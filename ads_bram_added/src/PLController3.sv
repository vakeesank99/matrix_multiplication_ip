==> flow/design.v <==
`timescale 1ns / 1ps
module PLController3  #(
    parameter MATSIZE=16)(
    input clk,
    input rstn,
    input  i_valid,
    output reg i_ready,
    output logic readEnable,
    output logic cacheReadEnable,
    output logic [8:0] addressR,
    output logic [3:0] addressO,
    output logic [8:0] addressW,
    output logic [3:0] addressC,
    output logic mulReady,
    output logic dataReady  
    );
    reg[2:0] state;
    reg[8:0] counter;
    logic [4:0] roundCount = 0 ;
    always @(posedge clk or negedge rstn)
    begin
    if(!rstn)
        begin
            cacheReadEnable <= 0 ;
            readEnable <= 0;
            addressR <= 0 ;
            addressW <= 0 ;
            addressO <= 0 ;
            addressC <= 0 ;
            counter <=0 ;
            state <= 0 ;
            i_ready <= 1 ;
            dataReady <= 0;
        end
    else
        begin
             if (i_valid && (state==3'b00)) begin
                if (addressW != (MATSIZE*MATSIZE-1))begin
                     counter<=counter+1 ;
                     addressW<= (counter%MATSIZE)*MATSIZE + counter/MATSIZE;                     
                end
                else begin
                    addressW<=addressW+1;
                    state <=3'b01;
                    counter<=1;
                end
             end
             if(i_valid && (state==3'b01) )begin
                 i_ready <= 1 ;  
                 counter<=counter+1 ;
                 addressW<=addressW+1;   
                 if(counter[8] == 1)begin
                     if(counter[7:0] == 0 )begin
                        dataReady <= 0 ;
                     end
                     if(counter[7:0] == 16)begin
                         i_ready<=0;
                         counter <= 0;
                         readEnable <= 1;
                         state <= 3'b10 ;
                         addressC <= 0 ;
                         addressR <=0 ;
                     end
                 end
                 else begin   
                     if(counter == 16)begin
                        i_ready<=0;
                        counter <= 0;
                        readEnable <= 1;
                        state <= 3'b10 ;
                     end
                 end
             end
             if((state==3'b10) )begin
                  counter<=counter+1 ;
                  if(counter > 1)
                    addressC <= addressC + 1 ;  
                  if(counter == 1)begin
                    cacheReadEnable<=  1 ;
                    addressO <= 0 ;
                  end
                  if(counter < 3)
                    addressR <= addressR + 1 ;
                  if(counter == 3)
                     addressR <= 16 ;
                  if(counter == 4)
                     addressR<=0;
                  if(counter == 6)
                     readEnable<=0;
                  if(counter == 8)
                     mulReady <= 1 ;
                  if(counter == 9)begin
                     mulReady <= 0 ;
                     counter <= 0 ;
                     state <= 3'b11 ;
                  end
             end
             if(state == 3'b11)begin
                counter<=counter+1 ;
                if(counter == 36)begin
                    addressO <= 4*(counter/12);
                    state <= 3'b100 ;  
                end
                if(counter%12 == 0 ||counter%24 == 0 )
                    addressO <= 4*(counter/12) ;
                if(counter%12 == 2)begin
                    readEnable <= 1 ;
                    cacheReadEnable<=  1 ;
                    addressR <= 4*counter/12 +4 ;
                    addressC <= 0 ;
                end
                if(counter%12 > 4 && counter%12 < 8 )begin
                    addressC <= addressC +1 ;
                end
                if(counter%12 == 4)begin
                    addressC <= 0 ;
                    addressR <= 4*counter/12 + 5 ;
                end
                if(counter%12 < 6 && counter%12 > 2)
                    addressR <= addressR + 1 ;
                if(counter%12 == 9)begin
                    readEnable <= 0 ;
                    cacheReadEnable <= 0 ;
                    mulReady <= 1 ;  
                end
                if(counter%12 == 10)begin
                    mulReady <= 0 ;  
                end
             end
             if(state == 3'b100)begin
                counter<=counter+1 ;
                if(counter == 48)begin
                    addressO <= 12 ;
                    dataReady<= 1 ;
                end
                if(counter == 49)begin
                    roundCount <= roundCount + 1 ;
                    counter <= 9'b100000000;
                    addressW <= MATSIZE*MATSIZE-1 ;
                    dataReady <= 0 ;
                    state <= 3'b01 ;  
                end
             end
             end
    end
endmodule
* Reports on PLController3
Tool output for the design above, in the order of the flow. Line numbers count from 1 in the design file above. Operators carry their Yosys type and port widths (W data, S select, Z words). Library cell names are shortened. Not given: n/a
Inputs: top PLController3, clock input clk, cell library sky130hd, timing corner tt_025C_1v80

* Elaborated design
Source: Yosys, flattened and elaborated, memories not mapped. Widths are those after wreduce. Registers that Yosys merges into a memory's read port (data or address) are not register bits. Print and check cells do not count. Equal cells are merged and count once.
Cells by class: add/subtract/negate cells 7, $mul 0, div/mod/pow operators 4, $lt $le $gt $ge 6, eq/ne operators 20, shift-type cells 0, multiplexer cells 84, bitwise operators 0, reductions and logical operators 10
Operators with widths (count):
- $mux W9 | 27
- $mod A9 B5 Y32 const B | 1
- $div A11 B4 Y32 const B | 1
- $div A9 B4 Y32 const B | 1
- $mod A9 B4 Y32 const B | 1
- $eq A32 B4 Y1 const B | 2
- $logic_not A32 Y1 | 2
- $mux W4 | 16
- $mux W3 | 12
- $gt A32 B2 Y1 const B | 1
- $eq A32 B2 Y1 const B | 1
- $gt A32 B3 Y1 const B | 1
- $lt A32 B3 Y1 const B | 1
- $eq A32 B3 Y1 const B | 1
- $lt A32 B4 Y1 const B | 1
- $mux W1 | 29
- $add A9 B1 Y9 const B | 3
- $eq A9 B6 Y1 const B | 3
- $add A9 B3 Y9 const B | 2
- $eq A9 B3 Y1 const B | 2
- $eq A9 B4 Y1 const B | 2
- $add A8 B5 Y9 | 1
- $gt A9 B1 Y1 const B | 1
- $eq A9 B1 Y1 const B | 1
- $lt A9 B2 Y1 const B | 1
- $eq A9 B2 Y1 const B | 1
- $eq A9 B5 Y1 const B | 1
- $ne A9 B8 Y1 const B | 1
Not listed: further kinds 10, cells in them 14.
Word-level totals: bits in registers 43, latch bits 0, memory bits (writable) 0, bits in read-only memories 0, clocked read ports x word width 0, memory cells 0, bits of input ports 3, output and inout bits 31, elaborated cells 142

* Longest topological paths
Yosys ltp: most cells in a row. Word level: on the elaborated netlist, between registers, memories and ports. Mapped: between sequential cells and ports; inverters and the memories' decode and read muxes count.
Depth: depth in word-level cells 12, ABC_AREA 0, mapped depth 24, depth with buffers taken out 19

* After synthesis
Yosys stat after the flow's synthesis: flattened, memories mapped to cells. It holds for the ABC_AREA given above (unset counts as 0); a run with the other value may have another netlist. Totals and module areas in this step are rounded.
Cells by type (count):
- dfrtp_1 | 42
- nor2_1 | 81
- nand2_1 | 72
- a21oi_1 | 47
- ha_1 | 15
- o21ai_0 | 35
- xnor2_1 | 16
- nand3_1 | 23
- and3_1 | 14
- xor2_1 | 9
- a211oi_1 | 10
- o211ai_1 | 10
- buf_4 | 9
- clkbuf_1 | 16
- a31oi_1 | 9
- and2_1 | 9
- nand4_1 | 9
- nor3_1 | 11
Not listed: further types 73, cells in them 185.
Mapped netlist: cells in the netlist 622, cell area after synthesis 0.00472 mm², sequential area 0.00113 mm², flip-flop cells 45, buffer cells 37

* Path before layout
Source: OpenSTA report_checks on the synthesized netlist (no wires, ideal clock, input and output delay 20% of the period each), path of least setup slack; recovery checks are left aside. Register names are those of the netlist, which keeps one name where synthesis merged equal registers.
Path post-synthesis: path kind flip-flop to flip-flop, from register counter[7], to register addressR[8], clock period 6.01 ns, arrival 4.578 ns, required time 5.885 ns, path slack 1.307 ns, delay of the path 4.703 ns, stages 23, path buffers 5, period reached after synthesis 4.703 ns
"delay of the path" is the arrival time less input delay plus setup time. "stages": output pins that drive a net of the path, with the launching flip-flop's if there is one; two outputs of one cell count as two. "period reached after synthesis" = period - worst setup slack (recovery checks aside). The figure is calculated, with input and output delays left at 20% of the set period. At most two assigning lines are given for a register; there are more.
On the way, post-synthesis: path through dfrtp_1 > buf_4 > buf_2 > clkbuf_1 > ha_1 > and4b_1 > buf_6 > o41ai_4 > o211ai_1 > a21oi_4 > inv_2 > buf_6 > a211o_1 > a41oi_2 > and2_4 > nand2_1 > a21bo_4 > ha_1 > nand2_1 > o21ai_0 > a22o_1 > mux2_2 > mux2_2
Ends and longest elaborated chain, post-synthesis:
- start: declaration | line 18 | reg[8:0] counter;
- start: assignment | line 39 | counter<=counter+1 ;
- start: assignment | line 50 | counter<=counter+1 ;
- end: assignment | line 83 | addressR <= addressR + 1 ;
- end: assignment | line 109 | addressR <= 4*counter/12 +4 ;
- end: declaration | line 10 | output logic [8:0] addressR,
No chain of elaborated cells between the ends is given.

* Worst path after layout
From the final timing report of run A: the path of least setup slack in the routed layout; clock arrival at registers is part of the times.
Path after layout: path kind flip-flop to flip-flop, from register counter[8], to register addressR[8], clock period 4.62 ns, arrival 4.41 ns, required time 4.80 ns, path slack 0.39 ns, stages 20, path buffers 2
At most two assigning lines are given for a register; there are more.
On the way, after layout: path through dfrtp_1 > ha_4 > nor4bb_1 > or4_4 > o41ai_4 > buf_4 > buf_4 > a311oi_2 > o22ai_2 > a221oi_2 > xnor2_1 > a211oi_2 > nand2_1 > a21bo_4 > ha_4 > nand2_2 > o21ai_1 > a22o_1 > mux2_2 > mux2_4
Ends and longest elaborated chain, after layout:
- start: declaration | line 18 | reg[8:0] counter;
- start: assignment | line 39 | counter<=counter+1 ;
- start: assignment | line 50 | counter<=counter+1 ;
- end: assignment | line 83 | addressR <= addressR + 1 ;
- end: assignment | line 109 | addressR <= 4*counter/12 +4 ;
- end: declaration | line 10 | output logic [8:0] addressR,
No chain of elaborated cells between the ends is given.

Module PLController3, platform sky130hd: 2 stored runs of the flow (Yosys, OpenROAD) with differing settings, in no particular order. Input and output delays are each 20% of the period that was set; the output load is 0.01 pF.
"achieved clock period": clock period set for the run, less the worst setup slack. It is reckoned from that one timing run; input and output delays stay at 20% of the period that was set.
"worst path time" = time allowed to the worst setup path (clock period - input delay - output delay, where it has them) - its slack; a late launch clock adds to it, a late capture clock takes from it.
The measured numbers are rounded.

* Run A | settings: period_ns 4.62; CORE_UTILIZATION 33; SETUP_SLACK_MARGIN 0.58; CORE_ASPECT_RATIO 0.54; CORE_MARGIN 4; TNS_END_PERCENT 65; ABC_AREA 0; CTS_CLUSTER_DIAMETER 275; CAP_MARGIN 20; MIN_ROUTING_LAYER met1; SLEW_MARGIN 20 | results: worst path time 4.23 ns; critical path kind flip-flop to flip-flop; post-route utilization 41.0%; achieved clock period 4.233 ns; standard-cell area after layout 0.00562 mm²; setup total negative slack 0.000 ns; worst setup slack after layout 0.387 ns; area of the die 0.0164 mm²; mapped cell area after synthesis 0.00472 mm²; post-route worst hold slack 0.500 ns
* Run B | settings: period_ns 8.56; CORE_UTILIZATION 65; SETUP_SLACK_MARGIN 2.32; PLACE_DENSITY_LB_ADDON 0.16; HOLD_SLACK_MARGIN 0.26; CORE_ASPECT_RATIO 1.29; CORE_MARGIN 5; CELL_PAD_IN_SITES_GLOBAL_PLACEMENT 0; ABC_AREA 1; GPL_ROUTABILITY_DRIVEN 1; CTS_CLUSTER_DIAMETER 124; MAX_ROUTING_LAYER met4; CAP_MARGIN 20; SLEW_MARGIN 20 | results: worst path time 5.50 ns; critical path kind flip-flop to flip-flop; post-route utilization 73.0%; achieved clock period 5.497 ns; standard-cell area after layout 0.00521 mm²; setup total negative slack 0.000 ns; worst setup slack after layout 3.06 ns; area of the die 0.00917 mm²; mapped cell area after synthesis 0.00477 mm²; post-route worst hold slack 0.476 ns
